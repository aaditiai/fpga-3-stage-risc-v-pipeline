==> flow/design.v <==
module fetch(
	stall, clock, reset, 				 
	idata,			 
	instruction, pc_decode);		 
input		stall;
input		reset;
input		clock;
input 	[31:0]		idata;
output	[32-1:0]	pc_decode;
output  [5:0] instruction;
reg	[32-1:0]	pc_fetch;	
reg	[32-1:0]	pc_decode;	
reg	[5:0]		instruction;
always@(posedge clock)
begin
	if (reset)
	begin
		pc_fetch 	<= 32'h00000000;
		pc_decode 	<= 32'h00000000;
		instruction <= 6'b000000;		
	end
	else if (!stall)
	begin
		pc_fetch 	<= pc_fetch + 4;	 
		pc_decode 	<= pc_fetch;
 		instruction <= idata[31:26];
	end
end
endmodule
Reports on fetch
Tool output for the design above, in the order of the flow.
Lines are those of the file above, counted from 1.
Operators carry their Yosys type and port widths (W data, S select, Z words).
Cell names lack the library's common part.
{ "setup": {"top_module": "fetch", "clk_port": "clock", "cell_library": "sky130hd", "pvt_corner": "tt_025C_1v80"} }

After elaboration
Counts by Yosys on the flattened word-level netlist (proc, flatten, opt, wreduce; memories kept). Register bits leave out memories and registers merged into their read ports (data or address); mux counts leave out enables and synchronous resets folded into registers. Print and check cells are left out. Cells with the same type and inputs are merged into one.
{ "word_totals": {"clocked_rd_ports_x_width": 0, "mem_bits_rw": 0, "romBits": 0, "elab_cells": 4, "output_inout_bits": 38, "n_memories": 0, "reg_bits": 70, "latchBits": 0, "input_bits": 35} }
{ "op_classes": {"div_mod_pow": 0, "bitwise": 0, "shifts": 0, "cmp": 0, "reduce_logical": 0, "mux": 0, "mul": 0, "n_eq": 0, "n_addsub": 1} }
{ "op_table": {"columns": ["operator", "count"], "rows": [
  ["$add A32 B3 Y32 const B", 1]
]} }

Logic depth
Longest topological path by Yosys (ltp), each cell counted once; first at word level (registers and memories cut), then after technology mapping (sequential cells cut; the memories' decode and read muxes count).
{ "depth": {"ltp_word": 1, "abc_area": 0, "depth_mapped": 7} }

After synthesis
The flow's flattened synthesis, as Yosys stat reports it; memories are mapped. The netlist is that of the ABC_AREA named above (0 if unset); the other value can give another one.
The area totals of this step are shown rounded.
{ "mapped": {"mapped_area_um2": 2670, "seq_area_um2": 1320, "ffs": 66, "mapped_cells": 283} }
{ "types": {"columns": ["cell", "count"], "rows": [
  ["dfxtp_1", 66],
  ["mux2i_1", 37],
  ["nor2_1", 49],
  ["or4_1", 13],
  ["o31ai_1", 12],
  ["xor2_1", 10],
  ["a21oi_1", 17],
  ["nand4_1", 9],
  ["clkbuf_1", 13],
  ["nand3_1", 9],
  ["nand2_1", 10],
  ["or3_1", 6],
  ["and4_1", 4],
  ["o21ai_0", 5],
  ["buf_4", 3],
  ["xnor2_1", 2],
  ["buf_1", 4],
  ["and2_1", 2]
]} }
Not listed: further types 11, cells in them 12.

Path before layout
OpenSTA on the mapped netlist: ideal clock, no wires. The path of least setup slack (recovery checks aside). Input and output delay are each 20% of the period. Register names are those of the netlist, which keeps one name where synthesis merged equal registers.
{ "synth_path": {"path_kind": "in2reg", "startpoint": "in stall", "endpoint": "reg pc_fetch[31]", "path_delay_ns": 1.690, "slack_ns": 0.998, "arrival_ns": 2.292, "in_delay_ns": 0.672, "path_stages": 7, "tclk_ns": 3.36, "t_first_pin_ns": 0.672, "setup_time_ns": 0.070, "synth_period_reached_ns": 2.362} }
"path_delay_ns" is the arrival time less input delay plus setup time.
"path_stages" counts driving pins, that of a launching flip-flop among them; a cell with two outputs on the path counts twice.
"synth_period_reached_ns" = period - worst setup slack (recovery checks aside). The figure is calculated, with input and output delays left at 20% of the set period.
{ "synth_between": {"path_cell_list": "clkbuf_2 and4b_1 buf_4 or4b_1 buf_2 or4_1 a21oi_1"} }
{ "synth_rtl": {"columns": ["item", "line_no", "rtl"], "rows": [
  ["start: declaration", 5, "input stall;"],
  ["end: assignment", 18, "pc_fetch <= 32'h00000000;"],
  ["end: assignment", 24, "pc_fetch <= pc_fetch + 4;"],
  ["end: declaration", 11, "reg [32-1:0] pc_fetch;"]
]} }
No chain of elaborated cells between the ends is given.

Path in the finished layout
Path of least setup slack in the final report of flow run 1 (OpenROAD, finished layout, wires in). Where an end is a register, its clock arrival counts in the times.
{ "layout_path": {"path_kind": "reg2reg", "startpoint": "reg pc_fetch[5]", "endpoint": "reg pc_fetch[20]", "path_stages": 5, "t_first_pin_ns": 0.33, "arrival_ns": 2.67, "tclk_ns": 3.87, "setup_time_ns": 0.07, "slack_ns": 1.47} }
The rows between start and end are the longest chain of elaborated cells between them; the timing report does not say that the signal goes this way. Where chains are equally long, one stands for them.
Each line given opens the expression or statement behind the cell; cells for indexed reads and writes are added by Yosys, which also makes memories of some case tables.
{ "layout_between": {"path_cell_list": "dfxtp_1 and4_1 nand4_1 or4_1 a21oi_1", "elab_chain_cells": 1, "cone_cells": 1, "cone_lines": 1, "classes_between": "add/sub (1)"} }
{ "layout_rtl": {"columns": ["item", "line_no", "rtl"], "rows": [
  ["start: declaration", 11, "reg [32-1:0] pc_fetch;"],
  ["start: assignment", 18, "pc_fetch <= 32'h00000000;"],
  ["start: assignment", 24, "pc_fetch <= pc_fetch + 4;"],
  ["$add A32 B3 Y32", 24, null],
  ["end: assignment", 18, null],
  ["end: assignment", 24, null],
  ["end: declaration", 11, null]
]} }

Lab notebook: fetch

Below are 2 stored runs of the flow (Yosys, OpenROAD; platform sky130hd) on fetch, each with its settings and what was measured, unordered. Constraints: input delay and output delay 20% of the set period each, output load 0.01 pF.
"clock_period_reached_ns": clock period set for the run, less the worst setup slack. It is reckoned from that one timing run; input and output delays stay at 20% of the period that was set.
"critical_path_time_ns" means the part of the period allowed to the worst setup path (the constraints hold back 20% at inputs and 20% at outputs) less its slack; where the path has registers, the arrival times of their clocks count too.
The measured numbers are rounded.
[
  {
    "run": "flow run 1",
    "settings": { "period_ns": 3.87, "CORE_UTILIZATION": 31, "SETUP_SLACK_MARGIN": 0.55, "PLACE_DENSITY": 0.59, "CORE_MARGIN": 5, "CELL_PAD_IN_SITES_DETAIL_PLACEMENT": 0, "ABC_AREA": 0, "MIN_ROUTING_LAYER": "met2", "CAP_MARGIN": 20, "SLEW_MARGIN": 20 },
    "results": { "yosys_chip_area_um2": 2670, "die_um2": 10600, "layout_stdcell_area_um2": 3350, "final_util_pct": 40.4, "worstSetupSlack_ns": 1.47, "total_negative_slack_ns": 0.000, "final_hold_ws_ns": 0.494, "clock_period_reached_ns": 2.404, "critical_path_time_ns": 2.40, "worst_path_kind": "reg2reg" }
  },
  {
    "run": "flow run 2",
    "settings": { "period_ns": 3.77, "CAP_MARGIN": 20, "CORE_MARGIN": 2, "CORE_UTILIZATION": 40, "SLEW_MARGIN": 20 },
    "results": { "yosys_chip_area_um2": 2670, "die_um2": 7350, "layout_stdcell_area_um2": 3290, "final_util_pct": 51.3, "worstSetupSlack_ns": 1.38, "total_negative_slack_ns": 0.000, "final_hold_ws_ns": 0.486, "clock_period_reached_ns": 2.392, "critical_path_time_ns": 1.64, "worst_path_kind": "in2reg" }
  }
]
